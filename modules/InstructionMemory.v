==> flow/design.v <==
module InstructionMemory (read_addr, instruction, reset);
	input reset;
	input [8:0] read_addr;  
	output [31:0] instruction;
	reg [31:0] Imemory [127:0];
	integer k;
	wire [6:0] shifted_read_addr;
	assign shifted_read_addr = read_addr[8:2];
	assign instruction = Imemory[shifted_read_addr];
	always @(posedge reset)
	begin
		Imemory[0] = {6'b001000, 5'b00000, 5'b01000, 16'b0111111111111111};  
		Imemory[1] = {6'b001000, 5'b00000, 5'b01001, 16'b0000000000000000};  
		Imemory[2] = {6'b001000, 5'b00000, 5'b01010, 16'b0000000000000000};  
		Imemory[3] = {6'b100011, 5'b01010, 5'b01011, 16'b0000000000000000};  
		Imemory[4] = {6'b000000, 5'b01011, 5'b01000, 5'b01100, 5'b00000, 6'b101010};  
		Imemory[5] = {6'b000100, 5'b01100, 5'b00000, 16'b0000000000000001};  
		Imemory[6] = {6'b000000, 5'b00000, 5'b01011, 5'b01000, 5'b00000, 6'b100000};  
		Imemory[7] = {6'b000000, 5'b01001, 5'b01011, 5'b01100, 5'b00000, 6'b101010};  
		Imemory[8] = {6'b000100, 5'b01100, 5'b00000, 16'b0000000000000001};  
		Imemory[9] = {6'b000000, 5'b00000, 5'b01011, 5'b01001, 5'b00000, 6'b100000};  
		Imemory[10] = {6'b001000, 5'b01010, 5'b01010, 16'b0000000000000001};  
		Imemory[11] = {6'b001010, 5'b01010, 5'b01100, 16'b0000000000001010};  
		Imemory[12] = {6'b000101, 5'b01100, 5'b00000, 16'b1111111111110110};  
		Imemory[13] = {6'b101011, 5'b01010, 5'b01000, 16'b0000000000000000};  
		Imemory[14] = {6'b101011, 5'b01010, 5'b01001, 16'b0000000000000001};  
	end
endmodule
==> From RTL to reports: InstructionMemory <==
What the tools print for InstructionMemory, step after step.
Lines are those of the file above, counted from 1.
Cell names lack the library's common part.
{ "design": {"top_module": "InstructionMemory", "clk_port": "reset", "library": "sky130hd", "lib_corner": "tt_025C_1v80"} }

==> Word level <==
Yosys after proc, flatten, opt, wreduce and memory -nomap, before mapping. Enables and synchronous resets that opt folds into registers are not counted as muxes. Print and check cells are not counted. Equal cells are merged and count once.
{ "bits": {"output_inout_bits": 32, "wordCells": 130, "mem_bits_rw": 0, "clocked_rd_ports_x_width": 0, "inputBits": 10, "rom_bits": 0, "n_memories": 0, "latchBits": 0, "ff_bits": 0} }
{ "classes": {"shift": 0, "n_cmp": 0, "bitwise": 0, "n_addsub": 0, "mux": 1, "eq_ne": 127, "reduce_logical": 2, "n_mul": 0, "div_mod_pow": 0} }
{ "op_table": {"columns": ["cell", "count"], "rows": [
  ["32-bit parallel mux with 127-bit select", 1],
  ["7-bit equality test with constant B", 64],
  ["7-bit by 6-bit equality test with 1-bit output with constant B", 32],
  ["7-bit by 5-bit equality test with 1-bit output with constant B", 16],
  ["7-bit by 4-bit equality test with 1-bit output with constant B", 8],
  ["7-bit by 3-bit equality test with 1-bit output with constant B", 4],
  ["7-bit by 2-bit equality test with 1-bit output with constant B", 2],
  ["7-bit by 1-bit equality test with 1-bit output with constant B", 1],
  ["7-bit zero test", 1],
  ["2-bit OR reduction", 1]
]} }

==> Depth <==
Longest topological path by Yosys (ltp), each cell counted once; first at word level (registers and memories cut), then after technology mapping (sequential cells cut; the memories' decode and read muxes count).
{ "logic_depth": {"ltp_word": 3, "ABC_AREA": 0, "depth_mapped": 5, "depth_no_buf": 3} }

==> After synthesis <==
Yosys stat after the flow's synthesis: flattened, memories mapped to cells. It holds for the ABC_AREA given above (unset counts as 0); a run with the other value may have another netlist.
Totals and module areas in this step are rounded.
{ "by_type": {"columns": ["cell_type", "count", "type_area_um2"], "rows": [
  ["buf_4", 13, 97.594],
  ["nand2b_1", 7, 43.792],
  ["a21oi_1", 6, 30.029],
  ["o21ai_0", 6, 30.029],
  ["nand3_1", 5, 25.024],
  ["nand2_1", 6, 22.522],
  ["buf_2", 4, 20.019],
  ["nor3_2", 2, 20.019],
  ["a31oi_1", 3, 18.768],
  ["or3_1", 3, 18.768],
  ["nor2_1", 4, 15.014],
  ["nor3_1", 3, 15.014],
  ["o211ai_1", 2, 15.014],
  ["o21a_1", 2, 15.014],
  ["a211oi_2", 1, 12.512],
  ["buf_6", 1, 11.261],
  ["inv_1", 3, 11.261],
  ["a311oi_1", 1, 8.758]
]} }
Other cell types: 10; their cells: 11.
{ "mapped": {"mapped_cells": 83, "n_buf": 20, "flip_flops": 0, "synth_area_um2": 503.0} }

==> Worst setup path after synthesis <==
Path of least setup slack by OpenSTA after synthesis, without wires, with an ideal clock, recovery checks aside; 20% of the period is set as input and as output delay. Where synthesis merged equal registers, the netlist keeps one of their names.
{ "synth_timing": {"path_type": "input to output", "from": "input read_addr[2]", "to": "output instruction[10]", "setup_slack_ns": 0.448, "arrival_ns": 1.720, "out_delay_ns": 0.542, "path_stages": 4, "t_first_pin_ns": 0.542, "clock_period_ns": 2.71, "path_delay_ns": 1.178, "input_delay_ns": 0.542, "t_required_ns": 2.168, "synth_period_reached_ns": 2.262} }
"path_delay_ns" is the arrival time less input delay plus setup time.
At an output port there is no setup time.
"path_stages": output pins that drive a net of the path, with the launching flip-flop's if there is one; two outputs of one cell count as two.
"synth_period_reached_ns" = period - worst setup slack (recovery checks aside). The figure is calculated, with input and output delays left at 20% of the set period.
The rows between start and end are the longest chain of elaborated cells between them; the timing report does not say that the signal goes this way. Where chains are equally long, one stands for them.
A line is the first line of the expression or statement that the cell stems from. Yosys adds cells for indexed reads and writes and turns some case tables into memories.
{ "synth_via": {"cell_sequence": "clkbuf_1 > nand2_1 > o221ai_1 > buf_4", "elab_chain_len": 3} }
{ "synth_lines": {"columns": ["item", "line_no", "source"], "rows": [
  ["from (decl)", 3, "input [8:0] read_addr;"],
  ["7-bit by 4-bit equality test with 1-bit output", 9, "assign instruction = Imemory[shifted_read_addr];"],
  ["2-bit OR reduction", null, null],
  ["32-bit parallel mux with 127-bit select", 9, null],
  ["to (decl)", 4, "output [31:0] instruction;"]
]} }

==> Path in the finished layout <==
From the final timing report of flow run 1: the path of least setup slack in the routed layout; clock arrival at registers is part of the times.
{ "layout_timing": {"path_type": "input to output", "from": "input read_addr[8]", "to": "output instruction[19]", "t_required_ns": 1.76, "clock_period_ns": 2.2, "out_delay_ns": 0.44, "setup_slack_ns": 0.23, "input_delay_ns": 0.44, "path_stages": 5, "arrival_ns": 1.53, "t_first_pin_ns": 0.44} }
The rows between start and end are the longest chain of elaborated cells between them; the timing report does not say that the signal goes this way. Where chains are equally long, one stands for them.
{ "layout_via": {"cell_sequence": "buf_6 > or3_4 > buf_6 > or3_1 > buf_2", "elab_chain_len": 3} }
{ "layout_lines": {"columns": ["item", "line_no", "source"], "rows": [
  ["from (decl)", 3, "input [8:0] read_addr;"],
  ["7-bit by 4-bit equality test with 1-bit output", 9, "assign instruction = Imemory[shifted_read_addr];"],
  ["2-bit OR reduction", null, null],
  ["32-bit parallel mux with 127-bit select", 9, null],
  ["to (decl)", 4, "output [31:0] instruction;"]
]} }

Subject: flow runs of InstructionMemory

Hi,

Record of 2 stored runs of the RTL-to-layout flow on InstructionMemory, platform sky130hd. The runs are unordered. Constraints: input delay and output delay 20% of the set period each, output load 0.01 pF.
"worst_path_time_ns" means the part of the period allowed to the worst setup path (the constraints hold back 20% at inputs and 20% at outputs) less its slack; where the path has registers, the arrival times of their clocks count too.
Measured values are rounded.
[
  {
    "run": "flow run 1",
    "settings": { "period_ns": 2.2, "CORE_UTILIZATION": 28, "SETUP_SLACK_MARGIN": 0.27, "CORE_MARGIN": 5, "CELL_PAD_IN_SITES_DETAIL_PLACEMENT": 0, "TNS_END_PERCENT": 15, "ABC_AREA": 0, "GPL_TIMING_DRIVEN": 1, "GPL_ROUTABILITY_DRIVEN": 0, "CTS_CLUSTER_SIZE": 47, "CTS_CLUSTER_DIAMETER": 111, "MAX_ROUTING_LAYER": "met4", "CAP_MARGIN": 20, "SLEW_MARGIN": 20 },
    "results": { "synthArea_um2": 503.0, "die_area_um2": 2744, "finish.stdcell_area_um2": 974.7, "util_pct": 56.4, "worstSetupSlack_ns": 0.229, "final_setup_tns_ns": 0.000, "final_hold_ws_ns": 1.353, "worst_path_time_ns": 1.09, "critical_path_kind": "input to output" }
  },
  {
    "run": "flow run 2",
    "settings": { "period_ns": 1.97, "CORE_UTILIZATION": 72, "CAP_MARGIN": 20, "CORE_MARGIN": 2, "SLEW_MARGIN": 20 },
    "outcome": "no final report: floorplanning broke off with PDN-0185"
  }
]

Regards
